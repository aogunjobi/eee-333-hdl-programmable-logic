==> flow/design.v <==
module FSM (input  logic clk, reset, SW1, SW2, SW3, SW4,
            output logic [2:0] state,
            output logic [1:0] Z);
   localparam Strt  = 3'b000,
              Seen1 = 3'b001,
              Seen2 = 3'b010,
              Seen3 = 3'b011,
              Seen4 = 3'b100;
   logic [2:0] nextState;
   always_ff @(posedge clk or posedge reset)
      if (reset)
         state <= Strt;
      else
         state <= nextState;
   always_comb begin
      nextState = state;    
      Z         = 2'b01;    
      unique case (state)
         Strt:  begin
                    Z = 2'b01;
                    if (SW2 & ~SW1 & ~SW3 & ~SW4) nextState = Seen1;
                    else if (SW3 & ~SW1 & ~SW2 & ~SW4) nextState = Seen3;
                end
         Seen1: begin
                    Z = 2'b10;
                    if (SW1 & ~SW2 & ~SW3 & ~SW4) nextState = Seen2;
                end
         Seen2: begin
                    Z = 2'b00;
                    if (SW1 & ~SW2 & ~SW3 & ~SW4) nextState = Seen1;
                    else if (SW4 & ~SW1 & ~SW2 & ~SW3) nextState = Seen3;
                end
         Seen3: begin
                    Z = 2'b00;
                    if (SW1 & ~SW2 & ~SW3 & ~SW4) nextState = Seen1;
                    else if (SW3 & ~SW1 & ~SW2 & ~SW4) nextState = Seen4;
                end
         Seen4: begin
                    Z = 2'b11;
                    if (SW1 & ~SW2 & ~SW3 & ~SW4) nextState = Seen1;
                end
      endcase
   end
endmodule
module FSM_tb();
	logic KEY0, SW0, SW1, SW2, SW3, SW4;
	logic [2:0] state;
	logic [1:0] Z;
	FSM fsm1 (KEY0, SW0, SW1, SW2, SW3, SW4, state, Z);
	initial
		begin
			KEY0=0; SW0=1; SW1=0; SW2=0; SW3=0; SW4=0; #10;    
			SW0=0; SW3=1;                                   #10;    
			SW3=0; SW1=1;                                   #40;    
			SW1=0; SW4=1;                                   #10;    
			SW4=0; SW2=1; SW3=1;                            #10;    
			SW2=0; SW3=0; SW3=1;                            #10;    
			SW3=0; SW1=1;                                   #10;    
			SW1=0; SW0=1;                                   #10;    
			SW0=0; SW3=1;                                   #20;    
			SW3=0;                                          #10;
			SW0=1;                                          #10;    
			SW0=0; SW2=1;                                   #10;    
			SW2=0; SW1=1;                                   #10;    
			SW1=0; SW4=1;                                   #10;    
			SW4=0; SW3=1;                                   #10;    
			SW3=0; SW1=1;                                   #10;    
			SW1=0;                                          #10;
		end
	always begin
		#5 KEY0 = ~KEY0;
	end
endmodule
module FSM_pv (input  KEY0,               
               input  SW0, SW1, SW2, SW3, SW4,    
               output logic [6:0] SEG0, SEG1, SEG2, SEG3,
               output logic [6:0] LEDR);          
   wire  [2:0] state;
   logic [1:0] Z;
   FSM         dut  (KEY0, SW0, SW1, SW2, SW3, SW4, state, Z);
   ASCIICodes  disp (state, SEG3, SEG2, SEG1, SEG0);    
   always_comb begin
      LEDR[0]   = SW0;
      LEDR[1]   = SW1;
      LEDR[2]   = SW2;
      LEDR[3]   = SW3;
      LEDR[4]   = SW4;
      {LEDR[6], LEDR[5]} = Z;    
   end
endmodule
module ASCIICodes (input  logic [2:0] state,
                   output logic [6:0] SEG3, SEG2, SEG1, SEG0);
   localparam SEG_S  = 7'b0010010,    
              SEG_U  = 7'b1000001,    
              SEG_O  = 7'b1000000,    
              SEG_G  = 7'b0010000,    
              SEG_N  = 7'b1001000,    
              SEG_UND= 7'b1110111,    
              SEG_0  = 7'b1000000,
              SEG_1  = 7'b1111001,
              SEG_2  = 7'b0100100,
              SEG_3  = 7'b0110000,
              SEG_4  = 7'b0011001;
   localparam SEG_L0 = SEG_O,
              SEG_L1 = SEG_G,
              SEG_L2 = SEG_U,
              SEG_L3 = SEG_N;
   always_comb
      unique case (state)
         3'b000 : begin                      
                     SEG3 = SEG_L0;          
                     SEG2 = SEG_L1;
                     SEG1 = SEG_L2;
                     SEG0 = SEG_L3;          
                  end
         3'b001 : begin SEG3=SEG_S; SEG2=SEG_UND; SEG1=SEG_0; SEG0=SEG_1; end  
         3'b010 : begin SEG3=SEG_S; SEG2=SEG_UND; SEG1=SEG_0; SEG0=SEG_2; end  
         3'b011 : begin SEG3=SEG_S; SEG2=SEG_UND; SEG1=SEG_0; SEG0=SEG_3; end  
         3'b100 : begin SEG3=SEG_S; SEG2=SEG_UND; SEG1=SEG_0; SEG0=SEG_4; end  
         default: begin SEG3='1; SEG2='1; SEG1='1; SEG0='1; end               
      endcase
endmodule
-- Reports on FSM_pv
The steps from the RTL of FSM_pv to its reports follow in flow order.
Line numbers count from 1 in the design file above.
Operators: Yosys type, input widths -> output width; for muxes data width and select width s.
Library cell names are shortened.
Not given: n/a
- top: FSM_pv
- clock: KEY0
- library: sky130hd
- timing corner: tt_025C_1v80

-- Word level
Source: Yosys, flattened and elaborated, memories not mapped. Widths are those after wreduce. Registers that Yosys merges into a memory's read port (data or address) are not register bits. Print and check cells do not count. Equal cells are merged and count once.
- register bits: 3
- input port bits at 6
- cells after elaboration: 44
- noted bitwise logic cells: 16
- reduce/logical cells at 4
- equal/unequal tests: 9
- noted muxes and demuxes: 14
- operators by type and width (kind ; count):
    $pmux 7 s5 ; 1
    $pmux 7 s2 ; 2
    $mux 3 ; 8
    $pmux 3 s5 ; 1
    $and 1x1->1 ; 12
    $pmux 6 s2 ; 1
    $ne 3x3->1 const B ; 3
    $pmux 2 s4 ; 1
    $eq 3x2->1 const B ; 2
    $reduce_and 5->1 ; 1
    $not 1->1 ; 4
    $ne 2x2->1 const B ; 2
    $reduce_or 4->1 ; 1
    $eq 3x1->1 const B ; 1
    $eq 3x3->1 const B ; 1
    $logic_not 3->1 ; 1
    $reduce_or 2->1 ; 1

-- Logic depth
Yosys ltp: most cells in a row. Word level: on the elaborated netlist, between registers, memories and ports. Mapped: between sequential cells and ports; inverters and the memories' decode and read muxes count.
- noted word-level depth: 7
- ABC_AREA: 0
- depth in mapped cells at 4
- depth with buffers taken out at 3

-- After synthesis
The flow's flattened synthesis, as Yosys stat reports it; memories are mapped. The netlist is that of the ABC_AREA named above (0 if unset); the other value can give another one.
- mapped flip-flops at 5
- cells in the netlist: 73
- sequential part of the area at 126.4 µm²
- cell area after synthesis at 595.6 µm²
- buffers: 28
- cell types (type ; count ; total area (µm²)):
    buf_4 ; 23 ; 172.666
    dfrtp_1 ; 4 ; 100.096
    or2_1 ; 5 ; 31.28
    dfstp_2 ; 1 ; 26.275
    buf_2 ; 5 ; 25.024
    or3_1 ; 4 ; 25.024
    nor4_4 ; 1 ; 21.27
    nand2_1 ; 5 ; 18.768
    a211o_1 ; 2 ; 17.517
    nor4b_2 ; 1 ; 15.014
    o31ai_1 ; 2 ; 15.014
    nor2b_4 ; 1 ; 13.763
    a31oi_1 ; 2 ; 12.512
    nor2b_1 ; 2 ; 12.512
    nor2_1 ; 3 ; 11.261
    mux2i_1 ; 1 ; 10.01
    o21ai_0 ; 2 ; 10.01
    o21ai_1 ; 2 ; 10.01
Not listed: further types 7, cells in them 7.
The figures by module come from a second, unflattened synthesis with its own total; it is not the netlist above.
- cell total of the unflattened synthesis at 77
- area total of the unflattened synthesis at 569.3 µm²
Rows give one instance, submodules left out.
- modules (module ; instances ; cells ; area (µm²) ; seq. area (µm²)):
    FSM ; 1 ; 41 ; 311.5 ; 75.1
    ASCIICodes ; 1 ; 31 ; 220.2 ; 0.0
    FSM_pv ; 1 ; 5 ; 37.5 ; 0.0

-- Timing after synthesis
Source: OpenSTA report_checks on the synthesized netlist (no wires, ideal clock, input and output delay 20% of the period each), path of least setup slack; recovery checks are left aside. Register names are those of the netlist, which keeps one name where synthesis merged equal registers.
- path type: reg-to-output
- start point: reg dut.state
- end point: out SEG1[2]
- delay of the path: 1.535 ns
- clock period at 1.81 ns
- noted arrival time: 1.535 ns
- stages on the path at 4
- noted slack: -0.087 ns
- data required time at 1.448 ns
- path buffers: 1
- launch time at the first pin at 0.000 ns
- synthesis period reached at 1.897 ns
"delay of the path" = arrival - input delay + setup time.
At an output port there is no setup time.
"stages on the path" counts driving pins, that of a launching flip-flop among them; a cell with two outputs on the path counts twice.
"synthesis period reached" = period - worst setup slack (recovery checks aside). The figure is calculated, with input and output delays left at 20% of the set period.
Where an end lacks its bit number, it is one bit of the signal, or one of the new flip-flops if synthesis recoded a state register.
The rows between start and end are the longest chain of elaborated cells between them; the timing report does not say that the signal goes this way. Where chains are equally long, one stands for them.
A line is the first line of the expression or statement that the cell stems from. Yosys adds cells for indexed reads and writes and turns some case tables into memories.
- cells stage by stage: dfrtp_1 -> nor4_4 -> nor2b_1 -> buf_4
- noted length of the longest elaborated chain: 3
- RTL lines, path post-synthesis (what ; line ; text):
    from (decl) ; 2 ; output logic [2:0] state,
    from (assign) ; 12 ; state <= Strt;
    from (assign) ; 14 ; state <= nextState;
    $eq 3x1->1 ; 109 ; unique case (state)
    $reduce_or 4->1 ; n/a ;
    $pmux 6 s2 ; 109 ;
    to (decl) ; 76 ; output logic [6:0] SEG0, SEG1, SEG2, SEG3,
Nets of the timed path that keep an RTL name, with a line that drives or declares them; the list need not be complete.
- nets with RTL names, path post-synthesis (signal ; line):
    SEG1[1] ; 109

-- Worst path after layout
From the final timing report of flow run 1: the path of least setup slack in the routed layout; clock arrival at registers is part of the times.
- path type: reg-to-output
- start point: reg dut.state
- end point: out SEG0[0]
- data required time at 0.90 ns
- stages on the path at 6
- clock period at 1.13 ns
- noted slack: -0.87 ns
- launch time at the first pin at 0.25 ns
- path buffers: 2
- noted arrival time: 1.77 ns
Where an end lacks its bit number, it is one bit of the signal, or one of the new flip-flops if synthesis recoded a state register.
- cells stage by stage: dfrtp_1 -> nor4_4 -> nor2b_4 -> buf_4 -> or2_1 -> buf_2
- RTL lines, path after layout (what ; line ; text):
    from (decl) ; 2 ; output logic [2:0] state,
    from (assign) ; 12 ; state <= Strt;
    from (assign) ; 14 ; state <= nextState;
    to (decl) ; 76 ; output logic [6:0] SEG0, SEG1, SEG2, SEG3,
Chain of elaborated cells between the ends: none given.

2 stored runs of FSM_pv in the flow (synthesis by Yosys, layout by OpenROAD, sky130hd cells), in arbitrary order. Constraints: input delay and output delay 20% of the set period each, output load 0.01 pF.
By "time on the worst setup path" is meant the share of the clock period that the worst setup path is allowed (20% is reserved at inputs, 20% at outputs), minus its slack. Clock arrival times at its registers enter into it.

Flow run 1

==> flow/run.sh <==
#!/bin/bash
# the make line also repeats the synthesis and layout settings of config.mk as NAME=value (left out here)
make -C /OpenROAD-flow-scripts/flow DESIGN_CONFIG=/design/flow/config.mk WORK_HOME=/design/flow/orfs CLKGATE_MAP_FILE= finish
==> flow/config.mk <==
export PLATFORM = sky130hd
export DESIGN_NAME = FSM_pv
export DESIGN_NICKNAME = FSM_pv
export VERILOG_FILES = /design/flow/design.v
export SDC_FILE = /design/flow/constraint.sdc
export NUM_CORES = 4
export LEC_CHECK = 0
export ABC_AREA = 0
export CAP_MARGIN = 20
export CORE_MARGIN = 2
export CORE_UTILIZATION = 45
export CTS_CLUSTER_DIAMETER = 279
export GPL_ROUTABILITY_DRIVEN = 0
export MIN_ROUTING_LAYER = met2
export PLACE_DENSITY_LB_ADDON = 0.15
export SETUP_SLACK_MARGIN = 0.29
export SLEW_MARGIN = 20
==> flow/constraint.sdc <==
create_clock -name core_clock -period 1.13 [get_ports {KEY0}]
set_input_delay 0.2260 -clock core_clock [delete_from_list [all_inputs] [get_ports {KEY0}]]
set_output_delay 0.2260 -clock core_clock [all_outputs]
set_load 0.01 [all_outputs]

Measured in flow run 1:
- worst setup slack after layout at -0.867 ns
- final setup TNS at -21.951 ns
- noted the mapped cell area after synthesis: 595.6 µm²
- die outline area at 1,630.5 µm²
- time on the worst setup path: 1.77 ns
- worst path kind: reg-to-output
- area of the standard cells in the finished layout at 1,188.6 µm²

Flow run 2

==> flow/run.sh <==
#!/bin/bash
# the make line also repeats the synthesis and layout settings of config.mk as NAME=value (left out here)
make -C /OpenROAD-flow-scripts/flow DESIGN_CONFIG=/design/flow/config.mk WORK_HOME=/design/flow/orfs CLKGATE_MAP_FILE= finish
==> flow/config.mk <==
export PLATFORM = sky130hd
export DESIGN_NAME = FSM_pv
export DESIGN_NICKNAME = FSM_pv
export VERILOG_FILES = /design/flow/design.v
export SDC_FILE = /design/flow/constraint.sdc
export NUM_CORES = 4
export LEC_CHECK = 0
export CAP_MARGIN = 10
export CELL_PAD_IN_SITES_GLOBAL_PLACEMENT = 1
export CORE_MARGIN = 2
export CORE_UTILIZATION = 66
export CTS_CLUSTER_DIAMETER = 351
export CTS_CLUSTER_SIZE = 26
export PLACE_DENSITY_LB_ADDON = 0.03
export SETUP_SLACK_MARGIN = 0.33
export SLEW_MARGIN = 20
export TNS_END_PERCENT = 45
==> flow/constraint.sdc <==
create_clock -name core_clock -period 1.35 [get_ports {KEY0}]
set_input_delay 0.2700 -clock core_clock [delete_from_list [all_inputs] [get_ports {KEY0}]]
set_output_delay 0.2700 -clock core_clock [all_outputs]
set_load 0.01 [all_outputs]

Flow run 2: no final report: floorplanning broke off with PDN-0185.
